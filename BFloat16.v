==> flow/design.v <==
module bfloat_alu(
    input clk,
    output reg [15:0] result
);
reg [15:0] a[4:0];
reg [15:0] b[4:0];
reg [1:0]  op[4:0];
initial begin 
  a[0] = 16'b0100001110000101;  
  b[0] = 16'b0100000110001000;  
  op[0] = 2'b10;                
  a[1] = 16'b0011110011001101;  
  b[1] = 16'b1100001001000110;  
  op[1] = 2'b10;
  a[2] = 16'b1100000110001000;  
  b[2] = 16'b1100000110001000;  
  op[2] = 2'b00;                
   a[3] = 16'b0100000110001000;  
   b[3] = 16'b1100000110010000;  
  op[3] = 2'b01;                
  a[4] = 16'b0100000110001000;  
  b[4] = 16'b1100000110001000;  
  op[4] = 2'b00;
end
wire [15:0] add_result[4:0];
wire [15:0] sub_result[4:0];
wire [15:0] mul_result[4:0];
addsub op1 (.a(a[0]), .b(b[0]), .operation(1'b0), .result(add_result[0]));
addsub op2 (.a(a[0]), .b(b[0]), .operation(1'b1), .result(sub_result[0]));
mul    op3 (.a(a[0]), .b(b[0]), .result(mul_result[0]));
addsub op4 (.a(a[1]), .b(b[1]), .operation(1'b0), .result(add_result[1]));
addsub op5 (.a(a[1]), .b(b[1]), .operation(1'b1), .result(sub_result[1]));
mul    op6 (.a(a[1]), .b(b[1]), .result(mul_result[1]));
addsub op7 (.a(a[2]), .b(b[2]), .operation(1'b0), .result(add_result[2]));
addsub op8 (.a(a[2]), .b(b[2]), .operation(1'b1), .result(sub_result[2]));
mul    op9 (.a(a[2]), .b(b[2]), .result(mul_result[2]));
addsub op10 (.a(a[3]), .b(b[3]), .operation(1'b0), .result(add_result[3]));
addsub op11 (.a(a[3]), .b(b[3]), .operation(1'b1), .result(sub_result[3]));
mul     op12 (.a(a[3]), .b(b[3]), .result(mul_result[3]));
addsub op13 (.a(a[4]), .b(b[4]), .operation(1'b0), .result(add_result[4]));
addsub op14 (.a(a[4]), .b(b[4]), .operation(1'b1), .result(sub_result[4]));
mul     op15 (.a(a[4]), .b(b[4]), .result(mul_result[4]));
reg [2:0] count = 0;
always @(posedge clk) begin
    case (op[count])
        2'b00: result <= add_result[count];
        2'b01: result <= sub_result[count];
        2'b10: result <= mul_result[count];
        default: result <= 16'b0;
    endcase
    if (count == 4)
        count <= 0;
    else
        count <= count + 1;
end
endmodule
module bfloat_unpack_for_addsub(
    input [15:0] a,b,
    output reg sign1, sign2,
    output reg [7:0] e1, e2,
    output reg [18:0] m1,m2
);
    always @(*)
    begin
        sign1 = a[15];
        sign2 = b[15];
        e1 = a[14:7];
        e2 = b[14:7];
        m1[18]=1'b0;
        m1[17]=1'b1;
        m1[16:10]= a[6:0];
        m1[9:0] = 10'b0;
        m2[18]=1'b0;
        m2[17]=1'b1;
        m2[16:10]= b[6:0];
        m2[9:0] = 10'b0;
    end
endmodule
module bfloat_pack_for_addsub(
    input sign,
    input [7:0] e,
    input [18:0] s,
    output reg [15:0] ans
);
    always @(*)
    begin
        ans[15]=sign;
        ans[14:7]=e;
        ans[6:0]=s[16:10];
    end
endmodule
module addsub(
    input [15:0] a,b,
    input operation, 
    output wire [15:0] result
);
    wire sign1_u, sign2_u , sign_u;
    wire [18:0] m1_u,m2_u,m_u;
    wire [7:0] e1_u,e2_u,e_u;
    bfloat_unpack_for_addsub u1(
        .a(a),
        .b(b),
        .sign1(sign1_u),
        .sign2(sign2_u),
        .e1(e1_u),
        .e2(e2_u),
        .m1(m1_u),
        .m2(m2_u)
    );
    reg sign1, sign2 , sign;
    reg [18:0] m1,m2,m;
    reg [7:0] e1,e2,e;
    reg [7:0] temp_e;
    reg [18:0] temp_m;
    reg temp_sign;
    integer i;
    reg [4:0] k;
    reg p;
    reg guard;
    reg round_bit;
    reg sticky;
    always @(*)
    begin
        sign1=sign1_u;
        sign2=sign2_u;
        e1=e1_u;
        e2=e2_u;
        m1=m1_u;
        m2=m2_u;
        if(operation==1'b1) sign2=~sign2;
        if(e1<e2) 
        begin
            temp_e=e1;
            e1=e2;
            e2=temp_e;
            temp_m=m1;
            m1=m2;
            m2=temp_m;
            temp_sign=sign1;
            sign1=sign2;
            sign2=temp_sign;
        end
        e=e1;
        m2=m2>>(e1-e2);
        sign=sign1;
        if(sign^sign2==0)
        begin
            m=m1+m2;
            if(m[18]==1'b1)
            begin
                m=m>>1;
                e=e+1;
            end
        end
        else 
        begin
            if(e1==e2 && m1<m2)
            begin
                temp_m=m1;
                m1=m2;
                m2=temp_m;
                temp_sign=sign1;
                sign1=sign2;
                sign2=temp_sign;
                sign=~sign;
            end
            m=m1-m2;
            if(m[17]!=1'b1 && m[18]!=1'b1)
            begin
                k=5'b00000;
                for(i=16;i>=0;i=i-1)
                begin
                    if(m[i]==1'b1)
                    begin
                        k=17-i;
                    end
                end
                m=m<<k;
                e=e-k;
            end
        end
        p=m[10];
        guard=m[9];
        round_bit=m[8];
        sticky= |(m[7:0]);
        if(guard==1'b1)
        begin
            if(round_bit==1'b1 || sticky==1'b1)
            begin
                m=m+(19'b1<<10);
            end
            else if(p==1'b1)
            begin
                m=m+(19'b1<<10);
            end
        end
        if(m[18]==1'b1)
        begin
            m=m>>1;
            e=e+1;
        end
       if(m[16:10]==7'b0)
       begin
           e=8'b0;
       end
    end
    bfloat_pack_for_addsub p1(
        .sign(sign),
        .e(e),
        .s(m),
        .ans(result)
    );
endmodule
module bfloat_unpack_for_mul(
    input [15:0] a,b,
    output reg sign1, sign2,
    output reg [8:0] e1, e2,
    output reg [7:0] m1,m2
);
    always @(*)
    begin
        sign1 = a[15];
        sign2 = b[15];
        e1 = a[14:7];
        e2 = b[14:7];
        m1[7]=1'b1;
        m1[6:0]= a[6:0];
        m2[7]=1'b1;
        m2[6:0]= b[6:0];
    end
endmodule
module bfloat_pack_for_mul(
    input sign,
    input [8:0] e,
    input [15:0] s,
    output reg [15:0] ans
);
    always @(*)
    begin
        ans[15]=sign;
        ans[14:7]=e[7:0];
        ans[6:0]=s[13:7];
    end
endmodule
module mul(
    input [15:0] a,b,
    output wire [15:0] result
);
    wire sign1,sign2;
    wire [7:0] m1,m2;
    wire [8:0] e1,e2;
    bfloat_unpack_for_mul u1(
        .a(a),
        .b(b),
        .sign1(sign1),
        .sign2(sign2),
        .e1(e1),
        .e2(e2),
        .m1(m1),
        .m2(m2)
    );
    reg sign;
    reg [15:0] m;
    reg [8:0] e;
    integer i;
    reg p;
    reg guard;
    reg round_bit;
    reg sticky;
    reg found;
    always @(*)
    begin
        sign = sign1 ^ sign2;
        m = m1 * m2;
        e=e1+e2-127;
        if(m[15]==1'b1)
        begin
            m=m>>1;
            e=e+1;
        end
        p=m[7];
        guard=m[6];
        round_bit=m[5];
        sticky= |(m[4:0]);
        if(guard==1'b1)
        begin
            if(round_bit==1'b1 || sticky==1'b1)
            begin
                m=m+(16'b1<<7);
            end
            else if(p==1'b1)
            begin
                m=m+(16'b1<<7);
            end
        end
        if(m[15]==1'b1)
        begin
            m=m>>1;
            e=e+1;
        end
    end
    bfloat_pack_for_mul p1(
        .sign(sign),
        .e(e),
        .s(m),
        .ans(result)
    );
endmodule
== Reports on bfloat_alu ==
Tool output for the design above, in the order of the flow.
Line numbers count from 1 in the design file above.
Operators: Yosys type, input widths -> output width; for muxes data width and select width s.
A cell with -- has no value.

* Top: bfloat_alu
* Clock port: clk
* Standard-cell library: sky130hd
* Library corner: tt_025C_1v80

== Word-level counts ==
Yosys after proc, flatten, opt, wreduce and memory -nomap, before mapping. Memory bits, and registers merged into a memory's read port (data or address), are not among the register bits. Print and check cells are not counted.
Memory sizes are those after Yosys's memory passes, which may raise the word count (mostly to a power of two), join words into wider ones and drop unused or constant bits.

* Register bits: 19
* Bits in read-only memories: 178
* Memory cells: 3
* Input port bits: 1
* Output and inout bits: 16
* Cells after elaboration: 508

{| class="wikitable"
|+ Memory list
! memory !! depth !! width !! rd ports !! write ports !! RTL line !! RTL
|-
| a || 1 || 96 || 1 || 0 || 5 || <nowiki>reg [15:0] a[4:0];</nowiki>
|-
| b || 1 || 72 || 1 || 0 || 6 || <nowiki>reg [15:0] b[4:0];</nowiki>
|-
| op || 5 || 2 || 1 || 0 || 7 || <nowiki>reg [1:0]  op[4:0];</nowiki>
|}

* Add/subtract/negate cells: 71
* $mul: 5
* Order comparisons: 10
* Equality and inequality tests: 11
* Shift-type cells: 10
* Mux-type cells: 294
* Bitwise operators: 50
* Reductions and logical operators: 52

{| class="wikitable"
|+ Operator list
! kind !! count
|-
| $mux 19 || 55
|-
| $mul 8x8->16 || 5
|-
| $mux 8 || 60
|-
| $mux 17 || 20
|-
| $mux 16 || 15
|-
| $pmux 16 s5 || 3
|-
| $add 8x1->8 const B || 25
|-
| $add 19x11->19 const B || 10
|-
| $mux 5 || 28
|-
| $mux 4 || 27
|-
| $sub 19x19->19 || 5
|-
| $shl 19x5->19 || 5
|-
| $mux 18 || 5
|-
| $add 16x8->16 const B || 5
|-
| $reduce_or 8->1 || 10
|-
| $add 18x19->19 || 4
|-
| $lt 18x19->1 || 4
|-
| $shr 18x8->19 || 4
|-
| $mux 15 || 5
|-
| $logic_not 7->1 || 10
|-
| $mux 14 || 5
|-
| $pmux 16 s3 || 1
|-
| $mux 3 || 16
|-
| $mux 1 || 45
|-
| $sub 8x5->8 || 5
|-
| $sub 8x7->8 const B || 5
|-
| $add 8x8->8 || 5
|-
| $sub 8x8->8 || 5
|}

Not listed: further kinds 19, cells in them 111.

== Depth ==
Longest topological path by Yosys (ltp), each cell counted once; first at word level (registers and memories cut), then after technology mapping (sequential cells cut; the memories' decode and read muxes count).

* Word-level depth: 37
* ABC_AREA: 0
* Mapped depth: 16
* Gate-level depth less buffers: 13

== Synthesis result ==
Source: synth_stat.txt of the flow (Yosys; design flattened, memories mapped). It holds for the ABC_AREA given above (unset counts as 0); a run with the other value may have another netlist.

* Standard cells after synthesis: 196
* Chip area (Yosys): 1614.0 um2
* Sequential part of the area: 380.4 um2
* Mapped flip-flops: 19
* Buffers: 12

{| class="wikitable"
|+ Cells by type
! cell type !! count !! area in all (um2)
|-
| sky130_fd_sc_hd__dfxtp_1 || 19 || 380.365
|-
| sky130_fd_sc_hd__ha_1 || 17 || 212.704
|-
| sky130_fd_sc_hd__o21ai_0 || 15 || 75.072
|-
| sky130_fd_sc_hd__nand2_1 || 16 || 60.058
|-
| sky130_fd_sc_hd__nor2_1 || 15 || 56.304
|-
| sky130_fd_sc_hd__clkbuf_8 || 4 || 55.053
|-
| sky130_fd_sc_hd__a21oi_1 || 10 || 50.048
|-
| sky130_fd_sc_hd__inv_1 || 11 || 41.29
|-
| sky130_fd_sc_hd__a31oi_1 || 6 || 37.536
|-
| sky130_fd_sc_hd__o211ai_1 || 5 || 37.536
|-
| sky130_fd_sc_hd__a41oi_1 || 4 || 35.034
|-
| sky130_fd_sc_hd__buf_6 || 3 || 33.782
|-
| sky130_fd_sc_hd__and2_1 || 5 || 31.28
|-
| sky130_fd_sc_hd__nor3_1 || 6 || 30.029
|-
| sky130_fd_sc_hd__a221oi_1 || 3 || 26.275
|-
| sky130_fd_sc_hd__nor2_4 || 2 || 22.522
|-
| sky130_fd_sc_hd__o211ai_4 || 1 || 21.27
|-
| sky130_fd_sc_hd__buf_12 || 1 || 20.019
|}

Other cell types: 41; their cells: 53.
The figures by module come from a second, unflattened synthesis with its own total; it is not the netlist above.

* Cells (unflattened synthesis): 13595
* Area total of the unflattened synthesis: 95723.1 um2

Rows give one instance, submodules left out.

{| class="wikitable"
|+ By module
! module !! instances !! cells !! area (um2) !! seq. area (um2)
|-
| addsub || 9 || 1159 || 7945.1 || 0.0
|-
| mul || 4 || 499 || 3876.2 || 0.0
|-
| bfloat_unpack_for_addsub || 9 || 58 || 427.9 || 0.0
|-
| bfloat_alu || 1 || 286 || 2188.3 || 380.4
|-
| bfloat_unpack_for_mul || 4 || 38 || 277.8 || 0.0
|-
| bfloat_pack_for_addsub || 9 || 16 || 120.1 || 0.0
|-
| bfloat_pack_for_mul || 4 || 16 || 120.1 || 0.0
|}

== Worst setup path after synthesis ==
Source: OpenSTA report_checks on the synthesized netlist (no wires, ideal clock, input and output delay 20% of the period each), path of least setup slack; recovery checks are left aside. Register names are those of the netlist, which keeps one name where synthesis merged equal registers.

* Kind: flip-flop to flip-flop
* Start: reg count[1]
* End: reg result[14]
* Clock period: 5010 ps
* Setup time: 122 ps
* Launch time at the first pin: 0 ps
* Arrival time: 2718 ps
* Data required time: 4888 ps
* Path slack: 2170 ps
* Path delay: 2840 ps
* Stages on the path: 16
* Path buffers: 3
* Synthesis period reached: 2840 ps

"path delay" = arrival - input delay + setup time.
"stages on the path": output pins that drive a net of the path, with the launching flip-flop's if there is one; two outputs of one cell count as two.
"synthesis period reached" is the clock period less the worst setup slack; recovery checks do not enter. This is arithmetic on one report: input and output delays are still those of the set period (20% each).
The rows between start and end are the longest chain of elaborated cells between them; the timing report does not say that the signal goes this way. Where chains are equally long, one stands for them.
Each line given opens the expression or statement behind the cell; cells for indexed reads and writes are added by Yosys, which also makes memories of some case tables.
A register here has more assigning lines than the two given.

* Cells stage by stage: sky130_fd_sc_hd__dfxtp_1 sky130_fd_sc_hd__buf_12 sky130_fd_sc_hd__inv_1 sky130_fd_sc_hd__ha_1 sky130_fd_sc_hd__buf_6 sky130_fd_sc_hd__nand3_2 sky130_fd_sc_hd__ha_1 sky130_fd_sc_hd__clkbuf_8 sky130_fd_sc_hd__nand2_1 sky130_fd_sc_hd__inv_1 sky130_fd_sc_hd__ha_1 sky130_fd_sc_hd__or4_1 sky130_fd_sc_hd__o21ai_1 sky130_fd_sc_hd__nand2_1 sky130_fd_sc_hd__nor2_1 sky130_fd_sc_hd__a21oi_1
* Cells in the longest elaborated chain: 3
* Elaborated cells between the ends (all ways): 13
* Classes of those cells: 6 x eq/ne; 4 x mux; 2 x reduce/logical; 1 x memory

{| class="wikitable"
|+ RTL lines, path post-synthesis
! item !! RTL line !! RTL
|-
| start, declared || 43 || <nowiki>reg [2:0] count = 0;</nowiki>
|-
| start, assigned || 52 || <nowiki>count <= 0;</nowiki>
|-
| start, assigned || 54 || <nowiki>count <= count + 1;</nowiki>
|-
| $eq 3x3->1 || 48 || <nowiki>2'b10: result <= mul_result[count];</nowiki>
|-
| $pmux 16 s5 || 48 ||
|-
| $pmux 16 s3 || 45 || <nowiki>case (op[count])</nowiki>
|-
| end, assigned || 46 || <nowiki>2'b00: result <= add_result[count];</nowiki>
|-
| end, assigned || 47 || <nowiki>2'b01: result <= sub_result[count];</nowiki>
|-
| end, declared || 3 || <nowiki>output reg [15:0] result</nowiki>
|}

== Timing after layout ==
From the final timing report of record 1: the path of least setup slack in the routed layout; clock arrival at registers is part of the times.
The path's times are printed in steps of 10 ps; the period is the one set.

* Kind: flip-flop to flip-flop
* Start: reg count[0]
* End: reg result[0]
* Clock period: 3920 ps
* Setup time: 110 ps
* Launch time at the first pin: 270 ps
* Arrival time: 3480 ps
* Data required time: 4070 ps
* Path slack: 590 ps
* Stages on the path: 12
* Path buffers: 0

The rows between start and end are the longest chain of elaborated cells between them; the timing report does not say that the signal goes this way. Where chains are equally long, one stands for them.
A register here has more assigning lines than the two given.

* Cells stage by stage: sky130_fd_sc_hd__dfxtp_1 sky130_fd_sc_hd__ha_1 sky130_fd_sc_hd__nand3_2 sky130_fd_sc_hd__inv_1 sky130_fd_sc_hd__ha_1 sky130_fd_sc_hd__nand2_1 sky130_fd_sc_hd__ha_1 sky130_fd_sc_hd__and3_1 sky130_fd_sc_hd__o211ai_4 sky130_fd_sc_hd__a31oi_1 sky130_fd_sc_hd__a311oi_1 sky130_fd_sc_hd__nor3_1
* Cells in the longest elaborated chain: 3
* Elaborated cells between the ends (all ways): 13
* Classes of those cells: 6 x eq/ne; 4 x mux; 2 x reduce/logical; 1 x memory

{| class="wikitable"
|+ RTL lines, path after layout
! item !! RTL line !! RTL
|-
| start, declared || 43 || <nowiki>reg [2:0] count = 0;</nowiki>
|-
| start, assigned || 52 || <nowiki>count <= 0;</nowiki>
|-
| start, assigned || 54 || <nowiki>count <= count + 1;</nowiki>
|-
| $eq 3x3->1 || 48 || <nowiki>2'b10: result <= mul_result[count];</nowiki>
|-
| $pmux 16 s5 || 48 ||
|-
| $pmux 16 s3 || 45 || <nowiki>case (op[count])</nowiki>
|-
| end, assigned || 46 || <nowiki>2'b00: result <= add_result[count];</nowiki>
|-
| end, assigned || 47 || <nowiki>2'b01: result <= sub_result[count];</nowiki>
|-
| end, declared || 3 || <nowiki>output reg [15:0] result</nowiki>
|}

Appendix: measured runs

bfloat_alu through Yosys and OpenROAD on sky130hd: 2 stored runs, unordered, with their settings and measured results. The constraints put input and output delay at 20% of the set period each and load the outputs with 0.01 pF.
"achieved period" = clock period - worst setup slack. The figure is calculated, with input and output delays left at 20% of the set period.
"critical path time": the worst setup path's part of the clock period (all of it between registers, 20% less for each end at a port) less its slack. A launch clock that arrives late makes it longer, a capture clock that arrives late makes it shorter.
"total power after layout": no workload was simulated; the value follows from the tool's default switching activity.
"critical path time" is given in steps of 10 ps.

=== Record 1 ===
{| class="wikitable"
! Setting !! Value
|-
| period_ns || 3.92
|-
| CORE_UTILIZATION || 30
|-
| PLACE_DENSITY_LB_ADDON || 0.22
|-
| HOLD_SLACK_MARGIN || 0.16
|-
| CORE_MARGIN || 2
|-
| CELL_PAD_IN_SITES_GLOBAL_PLACEMENT || 3
|-
| CTS_CLUSTER_SIZE || 73
|-
| CTS_CLUSTER_DIAMETER || 390
|-
| MIN_ROUTING_LAYER || met1
|-
| CAP_MARGIN || 20
|-
| SLEW_MARGIN || 20
|-
! Result !! Value
|-
| Worst setup slack after layout || 590 ps
|-
| Die size || 5983.0 um2
|-
| Utilization in the final report || 0.354
|-
| Area of the synthesized netlist || 1614.0 um2
|-
| Total negative slack || 0 ps
|-
| Achieved period || 3330 ps
|-
| Total power after layout || 0.3475 mW
|-
| Standard-cell area after routing || 1821.8 um2
|-
| Critical path time || 3330 ps
|-
| Class of the worst setup path || flip-flop to flip-flop
|-
| Post-route worst hold slack || 581 ps
|}

=== Record 2 ===
{| class="wikitable"
! Setting !! Value
|-
| period_ns || 3.44
|-
| CORE_UTILIZATION || 39
|-
| SETUP_SLACK_MARGIN || 0.94
|-
| PLACE_DENSITY_LB_ADDON || 0.19
|-
| CORE_ASPECT_RATIO || 1.64
|-
| CELL_PAD_IN_SITES_GLOBAL_PLACEMENT || 1
|-
| CELL_PAD_IN_SITES_DETAIL_PLACEMENT || 0
|-
| TNS_END_PERCENT || 70
|-
| ABC_AREA || 0
|-
| CTS_CLUSTER_DIAMETER || 290
|-
| CAP_MARGIN || 20
|-
| CORE_MARGIN || 2
|-
| SLEW_MARGIN || 20
|-
! Result !! Value
|-
| Worst setup slack after layout || 1036 ps
|-
| Die size || 4685.1 um2
|-
| Utilization in the final report || 0.528
|-
| Area of the synthesized netlist || 1614.0 um2
|-
| Total negative slack || 0 ps
|-
| Achieved period || 2404 ps
|-
| Total power after layout || 0.3852 mW
|-
| Standard-cell area after routing || 2139.6 um2
|-
| Critical path time || 2400 ps
|-
| Class of the worst setup path || flip-flop to flip-flop
|-
| Post-route worst hold slack || 469 ps
|}
